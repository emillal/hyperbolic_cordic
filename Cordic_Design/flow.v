==> flow/design.v <==
`timescale 1ns / 1ps
module flow(
    input clk,
    input [15:0] theta0,
    output reg [15:0] cosh_r,
    output reg [15:0] sinh_r
    );
    integer a;
    wire [15:0] X0,Y0;
    assign Y0 = a[31:16];
    assign X0 = a[16:0];
    wire [15:0] X1, Y1, X2, Y2, X3, Y3;
	wire [15:0] theta1, theta2, theta3;
	wire [15:0] cosh,sinh;
	reg [15:0] X1_r, Y1_r, X2_r, Y2_r, X3_r, Y3_r;
	reg [15:0] theta1_r, theta2_r, theta3_r;
	stage_1 s1(X0, Y0, theta0, X1, Y1, theta1);
	stage_2 s2(X1_r, Y1_r, theta1_r, X2, Y2, theta2);
	stage_3 s3(X2_r, Y2_r, theta2_r, X3, Y3, theta3);
	stage_4 s4(X3_r, Y3_r, theta3_r, cosh, sinh);
    initial a = 16384;
	always@(posedge clk)
	begin
	   theta1_r <= theta1;
	   theta2_r <= theta2;
	   theta3_r <= theta3;
	   X1_r <= X1;
       X2_r <= X2;
       X3_r <= X3;
       Y1_r <= Y1;
       Y2_r <= Y2;
       Y3_r <= Y3;
       cosh_r <= cosh;
       sinh_r <= sinh;
	end
endmodule
module stage_1(
	input [15:0] X0, Y0, t0,
	output reg [15:0] X1, Y1, t1);
	wire [15:0] t_abs;
	wire s_bit;
	wire [15:0] xs, xc, ys, yc;
	(*DONT_TOUCH = "YES"*) abs1 inst1 (t0, t_abs, s_bit);
	(*DONT_TOUCH = "YES"*) shift_1 inst2  (X0,Y0,xc,ys);
	(*DONT_TOUCH = "YES"*) shift_1 inst3 (Y0,X0,yc,xs);
	always@(*)begin
		if(t_abs <=16'b0001000000000000)
		begin
			X1 = X0;
			Y1 = Y0;
			t1 = t0;	
		end
		else
		begin
		     X1 = (s_bit) ? xc-ys : xc+ys ;
		     Y1 = (s_bit) ? yc-xs : yc+xs ;
		     t1 = (s_bit) ? t0 +16'b0010000000000000 : t0 - 16'b0010000000000000 ;
		end
	end
endmodule
module stage_2(
	input [15:0]X,Y,t,
	output reg [15:0] Xn, Yn, tn);
	wire [15:0] t_abs;
	wire s_bit;
	(*DONT_TOUCH = "YES"*) abs1 inst4(t,t_abs,s_bit);
	wire [15:0] xc,ys, yc, xs;
	(*DONT_TOUCH = "YES"*) shift_2 inst5(X,Y,t_abs,xc,ys);
	(*DONT_TOUCH = "YES"*) shift_2 inst6(Y,X,t_abs,yc,xs);
	always@(*)begin
		if(t_abs <= 16'b0000010000000000)
		begin
			Xn = X;
			Yn = Y;
			tn = t;
		end
		else
		begin
			Xn = (s_bit)? (xc-ys) : (xc+ys) ;
			Yn = (s_bit)? (yc-xs) : (yc+xs) ;
			if (t_abs > 16'b0000110000000000)
			begin
				tn = (s_bit) ? (t+16'b0001000000000000) : (t-16'b0001000000000000) ;
			end
			else
			begin
				tn = (s_bit) ? (t+16'b0000100000000000) : (t-16'b0000100000000000) ;
			end
		end
	end
endmodule
module stage_3(
	input [15:0]X,Y,t,
	output reg [15:0] Xn, Yn, tn);
	wire [15:0] t_abs;
	wire s_bit;
	(*DONT_TOUCH = "YES"*) abs1 inst7(t,t_abs,s_bit);
	wire [15:0] xc,ys, yc, xs;
	(*DONT_TOUCH = "YES"*) shift_3 inst8(X,Y,t_abs,xc,ys);
	(*DONT_TOUCH = "YES"*) shift_3 inst9(Y,X,t_abs,yc,xs);
	always@(*)begin
		if(t_abs <= 16'b0000000100000000)
		begin
			Xn = X;
			Yn = Y;
			tn = t;
		end
		else
		begin
			Xn = (s_bit)? (xc-ys) : (xc+ys) ;
			Yn = (s_bit)? (yc-xs) : (yc+xs) ;
			if (t_abs > 16'b0000001100000000)
			begin
				tn = (s_bit) ? (t+16'b0000010000000000) : (t-16'b0000010000000000) ;
			end
			else
			begin
				tn = (s_bit) ? (t+16'b0000001000000000) : (t-16'b0000001000000000) ;
			end
		end
	end
endmodule
module stage_4(
	input [15:0] X,Y,t,
	output [15:0] Xn, Yn);
	wire [15:0] t_abs;
	wire s_bit;
	wire [3:0] kc;
	(*DONT_TOUCH = "YES"*)abs1 inst10(t,t_abs,s_bit);
	wire [15:0] X_sh, Y_sh;
	assign X_sh = (X>>7);
	assign Y_sh = (Y>>7);
	assign Xn = (s_bit) ? (X + (X>>13) -Y_sh) : (X + (X>>13) +Y_sh) ; 
	assign Yn = (s_bit) ? (Y + (Y>>13) -X_sh) : (Y + (Y>>13) +X_sh) ;  
endmodule
module shift_1 (
	input [15:0] x,y,
	output [15:0] xs, ys);
	assign ys = (y>>1) + (y>>6) + (y>>8) + (y>>10) + (y>>11);
   	assign xs = (x) + (x>>3) + (x>>9) + (x>>11) + (x>>13) + (x>>15);
endmodule
module shift_2(
	input [15:0] x,y,
	input [15:0] t_abs,
	output [15:0] sx,sy);
	wire [15:0] sx_1, sx_2;
	assign sx_1 = (x) + (x>>5) + (x>>13) + (x>>15); 
	assign sx_2 = (x) + (x>>7);
	assign sx = (t_abs  > 16'b0000110000000000) ? sx_1 : sx_2;
	wire [15:0] sy_1, sy_2;
	assign sy_1 = (y>>2) + (y>>9) + (y>>11) + (y>>13) + (y>>15);
	assign sy_2 = (y>>3) + (y>>12) + (y>>14);
	assign sy = (t_abs  > 16'b0000110000000000) ? sy_1 : sy_2;
endmodule
module shift_3(
	input[15:0]x,y,
	input [15:0] t_abs,
	output [15:0] sx,sy);
	wire [15:0] sx_1, sx_2;
	assign sx_1 = (x) + (x>>9);
	assign sx_2 = (x) + (x>>11);
	assign sx = (t_abs  > 16'b0000001100000000) ? sx_1 : sx_2;
	wire [15:0] sy_1, sy_2;
	assign sy_1 = (y>>4) + (y>>15);
	assign sy_2 = (y>>5);
	assign sy = (t_abs  > 16'b0000001100000000) ? sy_1 : sy_2;
endmodule
module abs1(
	input [15:0] theta,
	output [15:0] a_theta,
	output sign);
	wire [15:0] sign_16;
	wire [15:0] sign_1;
	assign sign = theta[15];
	assign sign_16 = {16{theta[15]}};
	assign sign_1 = {15'b0 , theta[15]};
	assign a_theta = (theta^sign_16) + sign_1;
endmodule
======== Tool chain data of flow ========
The steps from the RTL of flow to its reports follow in flow order.
Lines are those of the file above, counted from 1.
Cell names lack the library's common part.
Not given: n/a
set-up
  top module .............................. flow
  clock port .............................. clk
  library ................................. sky130hd
  library corner .......................... tt_025C_1v80

======== Word-level counts ========
Yosys after proc, flatten, opt, wreduce and memory -nomap, before mapping. Enables and synchronous resets that opt folds into registers are not counted as muxes. Memory bits, and registers merged into a memory's read port (data or address), are not among the register bits. Print and check cells are not counted. Equal cells are merged and count once.
storage and ports
  register bits ........................... 176
  latch bits .............................. 0
  bits in writable memories ............... 0
  memory bits (read-only) ................. 0
  word width x clocked read ports ......... 0
  memories kept ........................... 0
  elaborated cells ........................ 102
cells by class
  add/subtract/negate cells ............... 53
  $mul .................................... 0
  div/mod/pow operators ................... 0
  $lt $le $gt $ge ......................... 5
  equality and inequality tests ........... 0
  shifts and indexed selects .............. 0
  mux-type cells .......................... 30
  bitwise operators ....................... 3
  reduce/logical cells .................... 0
operators by type and width
  operator                                                          count
  16-bit two-way mux                                                27
  16-bit by 1-bit adder with 16-bit output                          7
  16-bit by 3-bit adder with 16-bit output                          6
  16-bit adder                                                      4
  16-bit subtractor                                                 4
  16-bit by 5-bit adder with 16-bit output                          4
  16-bit by 9-bit adder with 16-bit output                          4
  16-bit bitwise XOR                                                3
  16-bit by 11-bit adder with 16-bit output                         2
  16-bit by 2-bit adder with 16-bit output                          2
  16-bit by 7-bit adder with 16-bit output                          2
  16-bit by 9-bit subtractor with 16-bit output                     2
  14-bit by 7-bit adder with 15-bit output                          2
  13-bit by 4-bit adder with 14-bit output                          2
  12-bit by 1-bit adder with 13-bit output                          2
  13-bit two-way mux                                                2
  16-bit by 10-bit adder with 16-bit output with constant B         1
  16-bit by 10-bit subtractor with 16-bit output with constant B    1
  16-bit by 10-bit > comparator with 1-bit output with constant B   1
  16-bit by 11-bit adder with 16-bit output with constant B         1
  16-bit by 11-bit subtractor with 16-bit output with constant B    1
  16-bit by 11-bit <= comparator with 1-bit output with constant B  1
  16-bit by 12-bit adder with 16-bit output with constant B         1
  16-bit by 12-bit subtractor with 16-bit output with constant B    1
  16-bit by 12-bit > comparator with 1-bit output with constant B   1
  16-bit by 13-bit adder with 16-bit output with constant B         1
  16-bit by 13-bit subtractor with 16-bit output with constant B    1
  16-bit by 13-bit <= comparator with 1-bit output with constant B  1
Other operator kinds: 4; their cells: 4.

======== Depth ========
Depth = most cells in a row (Yosys ltp): at word level without a register or memory, in the mapped netlist without a sequential cell, where the memories' decode and read muxes count.
logic depth
  depth after elaboration ................. 8
  ABC_AREA ................................ 0
  gate-level depth with buffers ........... 36
  mapped depth without buffers ............ 31

======== After synthesis ========
Yosys stat after the flow's synthesis: flattened, memories mapped to cells. It holds for the ABC_AREA given above (unset counts as 0); a run with the other value may have another netlist.
cell types
  type      count  total area (µm²)
  dfxtp_1   133    2.66E+03
  ha_1      151    1.89E+03
  xnor2_1   146    1.28E+03
  xor2_1    83     726.947
  nor2_1    183    686.909
  nand2_1   179    671.894
  a21oi_1   127    635.61
  o21ai_0   108    540.518
  inv_1     111    416.65
  fa_1      16     320.307
  clkbuf_1  70     262.752
  nand3_1   44     220.211
  nor3_1    39     195.187
  mux2_2    17     191.434
  a21o_1    24     180.173
  mux2i_1   18     180.173
  and2_1    24     150.144
  a21boi_0  19     142.637
Not listed: further types 62, cells in them 324.
mapped netlist
  cells in the netlist .................... 1816
  synthesis area .......................... 13774.5 µm²
  area of sequential cells ................ 2662.6 µm²
  mapped flip-flops ....................... 133
  buffer cells ............................ 88
By module: a second synthesis without flattening, with its own total; a netlist apart from the flattened one above.
second synthesis, totals
  cell total of the unflattened synthesis .. 3670
  area total of the unflattened synthesis .. 29500.8 µm²
Rows give one instance, submodules left out.
modules
  module   instances  cells  area (µm²)  seq. area (µm²)
  shift_1  2          311    2692.6      0.0
  shift_2  2          360    2681.3      0.0
  flow     1          178    3530.9      3523.4
  stage_2  1          423    2869.0      0.0
  stage_3  1          416    2777.7      0.0
  abs1     4          83     646.9       0.0
  stage_4  1          350    2553.7      0.0
  stage_1  1          389    2504.9      0.0
  shift_3  2          120    964.7       0.0

======== Path before layout ========
OpenSTA on the mapped netlist: ideal clock, no wires. The path of least setup slack (recovery checks aside). Input and output delay are each 20% of the period. Register names are those of the netlist, which keeps one name where synthesis merged equal registers.
timing path after synthesis
  path type ............................... register to register
  from .................................... register theta1_r[15]
  to ...................................... register X2_r[14]
  clock period ............................ 7.12 ns
  arrival time ............................ 7.095 ns
  required time ........................... 6.993 ns
  path slack .............................. -0.103 ns
  path delay .............................. 7.222 ns
  driving pins on the path ................ 34
  synthesis period reached ................ 7.223 ns
"path delay" = arrival - input delay + setup time.
"driving pins on the path": output pins that drive a net of the path, with the launching flip-flop's if there is one; two outputs of one cell count as two.
"synthesis period reached" = period - worst setup slack (recovery checks aside). The figure is calculated, with input and output delays left at 20% of the set period.
The rows between start and end are the longest chain of elaborated cells between them; the timing report does not say that the signal goes this way. Where chains are equally long, one stands for them.
Each line given opens the expression or statement behind the cell; cells for indexed reads and writes are added by Yosys, which also makes memories of some case tables.
between the ends, after synthesis
  cells stage by stage .................... dfxtp_1 -> buf_2 -> clkbuf_1 -> clkbuf_1 -> clkbuf_1 -> buf_1 -> xor2_1 -> ha_1 -> nand2b_1 -> o22ai_2 -> xor2_1 -> mux2i_1 -> a2111oi_4 -> o21a_1 -> buf_6 -> inv_4 -> clkbuf_1 -> clkbuf_1 -> clkbuf_1 -> ha_1 -> inv_1 -> ha_1 -> fa_1 -> nor2b_1 -> o21ai_0 -> a21boi_0 -> o21ai_0 -> a21boi_0 -> o21a_1 -> o21ai_0 -> o31ai_2 -> a31oi_1 -> o21ai_1 -> or3b_1
  length of the longest elaborated chain .. 7
RTL lines, path after synthesis
  what                                             line  text
  from (decl)                                      16    reg [15:0] theta1_r, theta2_r, theta3_r;
  from (assign)                                    24    theta1_r <= theta1;
  16-bit bitwise XOR                               177   assign a_theta = (theta^sign_16) + sign_1;
  16-bit by 1-bit adder with 16-bit output         177
  16-bit by 12-bit > comparator with 1-bit output  149   assign sx = (t_abs > 16'b0000110000000000) ? sx_1 : sx_2;
  16-bit two-way mux                               149
  16-bit adder                                     79    Xn = (s_bit)? (xc-ys) : (xc+ys) ;
  16-bit two-way mux                               79
  16-bit two-way mux                               71    if(t_abs <= 16'b0000010000000000)
  to (assign)                                      28    X2_r <= X2;
  to (decl)                                        15    reg [15:0] X1_r, Y1_r, X2_r, Y2_r, X3_r, Y3_r;

======== Timing after layout ========
From the final timing report of record 1: the path of least setup slack in the routed layout; clock arrival at registers is part of the times.
timing path after layout
  path type ............................... register to register
  from .................................... register theta1_r[15]
  to ...................................... register X2_r[14]
  clock period ............................ 5.26 ns
  arrival time ............................ 6.49 ns
  required time ........................... 5.59 ns
  path slack .............................. -0.90 ns
  driving pins on the path ................ 37
The rows between start and end are the longest chain of elaborated cells between them; the timing report does not say that the signal goes this way. Where chains are equally long, one stands for them.
between the ends, after layout
  cells stage by stage .................... dfxtp_4 -> buf_6 -> clkbuf_16 -> clkbuf_16 -> clkbuf_16 -> buf_12 -> xor2_4 -> ha_4 -> buf_6 -> nand2b_4 -> o22ai_2 -> xor2_1 -> mux2i_2 -> a2111oi_4 -> o21a_1 -> buf_6 -> inv_8 -> clkbuf_16 -> clkbuf_16 -> nand2_4 -> o21ai_4 -> inv_2 -> ha_4 -> nor2_4 -> xnor2_2 -> ha_1 -> nor2b_4 -> o21ai_2 -> a21boi_2 -> o21ai_2 -> a21boi_2 -> o21a_1 -> o21ai_2 -> o31ai_4 -> a31oi_2 -> o21ai_1 -> or3b_1
  length of the longest elaborated chain .. 7
RTL lines, path after layout
  what                                             line  text
  from (decl)                                      16    reg [15:0] theta1_r, theta2_r, theta3_r;
  from (assign)                                    24    theta1_r <= theta1;
  16-bit bitwise XOR                               177   assign a_theta = (theta^sign_16) + sign_1;
  16-bit by 1-bit adder with 16-bit output         177
  16-bit by 12-bit > comparator with 1-bit output  149   assign sx = (t_abs > 16'b0000110000000000) ? sx_1 : sx_2;
  16-bit two-way mux                               149
  16-bit adder                                     79    Xn = (s_bit)? (xc-ys) : (xc+ys) ;
  16-bit two-way mux                               79
  16-bit two-way mux                               71    if(t_abs <= 16'b0000010000000000)
  to (assign)                                      28    X2_r <= X2;
  to (decl)                                        15    reg [15:0] X1_r, Y1_r, X2_r, Y2_r, X3_r, Y3_r;

Appendix: measured runs

flow through Yosys and OpenROAD on sky130hd: 2 stored runs, unordered, with their settings and measured results. The constraints put input and output delay at 20% of the set period each and load the outputs with 0.01 pF.
By "achieved clock period (ns)" is meant the clock period of the run minus its worst setup slack. This is arithmetic on one report: input and output delays are still those of the set period (20% each).
"worst setup path time (ns)" = time allowed to the worst setup path (clock period - input delay - output delay, where it has them) - its slack; a late launch clock adds to it, a late capture clock takes from it.

Flow files of record 1
==> flow/run.sh <==
#!/bin/bash
# the make line also repeats the synthesis and layout settings of config.mk as NAME=value (left out here)
make -C /OpenROAD-flow-scripts/flow DESIGN_CONFIG=/design/flow/config.mk WORK_HOME=/design/flow/orfs CLKGATE_MAP_FILE= finish
==> flow/config.mk <==
export PLATFORM = sky130hd
export DESIGN_NAME = flow
export DESIGN_NICKNAME = flow
export VERILOG_FILES = /design/flow/design.v
export SDC_FILE = /design/flow/constraint.sdc
export NUM_CORES = 4
export LEC_CHECK = 0
export CAP_MARGIN = 20
export CORE_MARGIN = 2
export CORE_UTILIZATION = 33
export CTS_CLUSTER_DIAMETER = 285
export GPL_ROUTABILITY_DRIVEN = 0
export GPL_TIMING_DRIVEN = 0
export PLACE_DENSITY = 0.78
export SETUP_SLACK_MARGIN = 0.75
export SLEW_MARGIN = 20
==> flow/constraint.sdc <==
create_clock -name core_clock -period 5.26 [get_ports {clk}]
set_input_delay 1.0520 -clock core_clock [delete_from_list [all_inputs] [get_ports {clk}]]
set_output_delay 1.0520 -clock core_clock [all_outputs]
set_load 0.01 [all_outputs]

report of record 1
yosys chip area after synthesis (um^2): 13774.5
finish__design__die__area: 43391.0
finish__design__instance__utilization: 0.4745
finish__timing__setup__ws: -0.900
finish__timing__setup__tns: -18.453
achieved clock period (ns): 6.160
worst setup path time (ns): 6.16
worst setup path kind: register to register

Flow files of record 2
==> flow/run.sh <==
#!/bin/bash
# the make line also repeats the synthesis and layout settings of config.mk as NAME=value (left out here)
make -C /OpenROAD-flow-scripts/flow DESIGN_CONFIG=/design/flow/config.mk WORK_HOME=/design/flow/orfs CLKGATE_MAP_FILE= finish
==> flow/config.mk <==
export PLATFORM = sky130hd
export DESIGN_NAME = flow
export DESIGN_NICKNAME = flow
export VERILOG_FILES = /design/flow/design.v
export SDC_FILE = /design/flow/constraint.sdc
export NUM_CORES = 4
export LEC_CHECK = 0
export CAP_MARGIN = 30
export CORE_MARGIN = 2
export CORE_UTILIZATION = 35
export MIN_ROUTING_LAYER = met1
export PLACE_DENSITY_LB_ADDON = 0.25
export SETUP_SLACK_MARGIN = 1.54
export SLEW_MARGIN = 20
==> flow/constraint.sdc <==
create_clock -name core_clock -period 5.42 [get_ports {clk}]
set_input_delay 1.0840 -clock core_clock [delete_from_list [all_inputs] [get_ports {clk}]]
set_output_delay 1.0840 -clock core_clock [all_outputs]
set_load 0.01 [all_outputs]

report of record 2
yosys chip area after synthesis (um^2): 13774.5
finish__design__die__area: 40957.7
finish__design__instance__utilization: 0.4771
finish__timing__setup__ws: 0.139
finish__timing__setup__tns: 0.000
achieved clock period (ns): 5.281
worst setup path time (ns): 5.28
worst setup path kind: register to register
